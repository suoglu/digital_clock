==> flow/design.v <==
module alarmHex(clk, rst, en_in, time_in, time_set_in, set_time, ring, end_ring);
  input clk, rst, set_time, end_ring, en_in;
  output reg ring;
  input [10:0] time_set_in, time_in;
  reg [10:0] time_alarm;
  reg en;
  always@(posedge clk or posedge rst)
    begin
      if(rst)
        begin
          time_alarm <= 11'd0;
        end
      else
        begin
          time_alarm <= (set_time) ? time_set_in : time_alarm;
        end
    end
  always@(posedge clk or posedge rst)
    begin
      if(rst)
        begin
          ring <= 1'b0;
        end
      else
        begin
          if(en)
            begin
              ring <= (ring) ? (~end_ring) : (time_alarm == time_in);
            end
        end
    end
  always@(posedge clk)
    begin
      if(time_alarm == time_in)
        begin
          en <= (end_ring) ? 1'b0 : en;
        end
      else
        begin
          en <= en_in;
        end
    end
endmodule 
module alarmDec(clk, rst, en_in, time_in, time_set_in, set_time, ring, end_ring);
  input clk, rst, set_time, end_ring, en_in;
  output reg ring;
  input [12:0] time_set_in, time_in;
  reg [12:0] time_alarm;
  reg en;
  always@(posedge clk or posedge rst)
    begin
      if(rst)
        begin
          time_alarm <= 13'd0;
        end
      else
        begin
          time_alarm <= (set_time) ? time_set_in : time_alarm;
        end
    end
  always@(posedge clk or posedge rst)
    begin
      if(rst)
        begin
          ring <= 1'b0;
        end
      else
        begin
          if(en)
            begin
              ring <= (ring) ? (~end_ring) : (time_alarm == time_in);
            end
        end
    end
  always@(posedge clk)
    begin
      if(time_alarm == time_in)
        begin
          en <= (end_ring) ? 1'b0 : en;
        end
      else
        begin
          en <= en_in;
        end
    end
endmodule 
# Step by step through the tools: alarmDec
# The steps from the RTL of alarmDec to its reports follow in flow order.
# Lines are those of the file above, counted from 1.
# Cell names lack the library's common part.
# The mark n/a stands for no value.
# design
design	alarmDec
clock	clk
cell_library	sky130hd
corner	tt_025C_1v80

# After elaboration
# Counts by Yosys on the flattened word-level netlist (proc, flatten, opt, wreduce; memories kept). Register bits leave out memories and registers merged into their read ports (data or address). Print and check cells are left out. Cells with the same type and inputs are merged into one.
# bits
inputBits	31
elab_cells	9
register_bits	15
# classes
equal	2
n_logic	1
muxes	3
# op_table
cell	n
13-bit == test	1
1-bit 2-to-1 mux	3
2-bit != test (second input constant)	1
1-bit NOT	1

# Longest topological paths
# Longest topological path by Yosys (ltp), each cell counted once; first at word level (registers and memories cut), then after technology mapping (sequential cells cut; the memories' decode and read muxes count).
# depth
ltp_word	2
abc_area	0
depth_mapped	4
depth_no_buf	4

# After synthesis
# The flow's flattened synthesis, as Yosys stat reports it; memories are mapped. The netlist is that of the ABC_AREA named above (0 if unset); the other value can give another one.
# by_type
type	n	type_area_um2
dfrtp_1	14	350.336
mux2_2	13	146.39
xor2_1	13	113.859
edfxtp_1	1	30.029
nor4_1	2	12.512
a21bo_2	1	10.01
and2_2	1	7.507
nand2b_1	1	6.256
nand4_1	1	6.256
or2_1	1	6.256
buf_2	1	5.005
nor3_1	1	5.005
o21ai_0	1	5.005
inv_1	1	3.754
nor2_1	1	3.754
# synth_totals
ff_cells	15
synth_area_um2	711.9
stdcells	53

# Worst setup path after synthesis
# Path of least setup slack by OpenSTA after synthesis, without wires, with an ideal clock, recovery checks aside; 20% of the period is set as input and as output delay. Where synthesis merged equal registers, the netlist keeps one of their names.
# synth_timing
path_type	input-to-reg
startpoint	input port time_in[7]
endpoint	register en
path_buffers	0
setup_slack_ps	1513
period_ps	3110
arrival_time_ps	1350
driving_pins	4
delay_ps	975
period_less_setup_slack_ps	1597
# "delay_ps" is the arrival time less input delay plus setup time.
# "driving_pins" counts driving pins, that of a launching flip-flop among them; a cell with two outputs on the path counts twice.
# "period_less_setup_slack_ps" is the clock period less the worst setup slack; recovery checks do not enter. This is arithmetic on one report: input and output delays are still those of the set period (20% each).
# The rows between start and end are the longest chain of elaborated cells between them; the timing report does not say that the signal goes this way. Where chains are equally long, one stands for them.
# Each line given opens the expression or statement behind the cell; cells for indexed reads and writes are added by Yosys, which also makes memories of some case tables.
# Only ways into the end's enable, where the timed path ends, are counted here.
# synth_via
cell_sequence	xor2_1 nor4_1 nand4_1 or2_1
elab_chain_len	2
# synth_rtl
element	line_no	rtl
start, declared	47	input [12:0] time_set_in, time_in;
13-bit == test	77	if(time_alarm == time_in)
2-bit != test	n/a
end, assigned	79	en <= (end_ring) ? 1'b0 : en;
end, assigned	83	en <= en_in;
end, declared	49	reg en;

# Timing after layout
# Path of least setup slack in the final report of flow run A (OpenROAD, finished layout, wires in). Where an end is a register, its clock arrival counts in the times.
# The report prints the path's times to 10 ps; the period is as set.
# layout_timing
path_type	input-to-reg
startpoint	input port time_in[10]
endpoint	register en
arrival_time_ps	1830
path_buffers	1
period_ps	2570
setup_slack_ps	790
driving_pins	5
# The rows between start and end are the longest chain of elaborated cells between them; the timing report does not say that the signal goes this way. Where chains are equally long, one stands for them.
# Only ways into the end's enable, where the timed path ends, are counted here.
# layout_via
cell_sequence	clkdlybuf4s50_1 xor2_1 nor4_1 nand4_1 or2_1
elab_chain_len	2
# layout_rtl
element	line_no	rtl
start, declared	47	input [12:0] time_set_in, time_in;
13-bit == test	77	if(time_alarm == time_in)
2-bit != test	n/a
end, assigned	79	en <= (end_ring) ? 1'b0 : en;
end, assigned	83	en <= en_in;
end, declared	49	reg en;

# Design alarmDec on sky130hd. What follows are 2 stored runs of the flow, each under its own settings; their order means nothing. The constraints put input and output delay at 20% of the set period each and load the outputs with 0.01 pF.
# "timing.achieved_period_ps": clock period set for the run, less the worst setup slack. It is reckoned from that one timing run; input and output delays stay at 20% of the period that was set.
# By "timing.worst_path_ps" is meant the share of the clock period that the worst setup path is allowed (20% is reserved at inputs, 20% at outputs), minus its slack. Clock arrival times at its registers enter into it.
# "timing.worst_path_ps" is given in steps of 10 ps.
# Settings: . = not set for that run.
run name	period_ns	CORE_UTILIZATION	SETUP_SLACK_MARGIN	CTS_CLUSTER_DIAMETER	CAP_MARGIN	MAX_ROUTING_LAYER	CORE_MARGIN	SLEW_MARGIN	CORE_ASPECT_RATIO	CELL_PAD_IN_SITES_GLOBAL_PLACEMENT	TNS_END_PERCENT	timing.worst_path_ps	worstPathKind	util_frac	die_um2	tns_setup_ps	timing.achieved_period_ps	synthesis_area_um2	ws_setup_ps
flow run A	2.57	21	0.69	169	25	met5	2	20	.	.	.	1270	input-to-reg	0.335	3871.9	0	1779	711.9	791
flow run B	1.16	22	0.13	.	20	met4	5	20	1.61	0	60	1280	input-to-reg	0.378	4505.9	-814	1508	711.9	-348
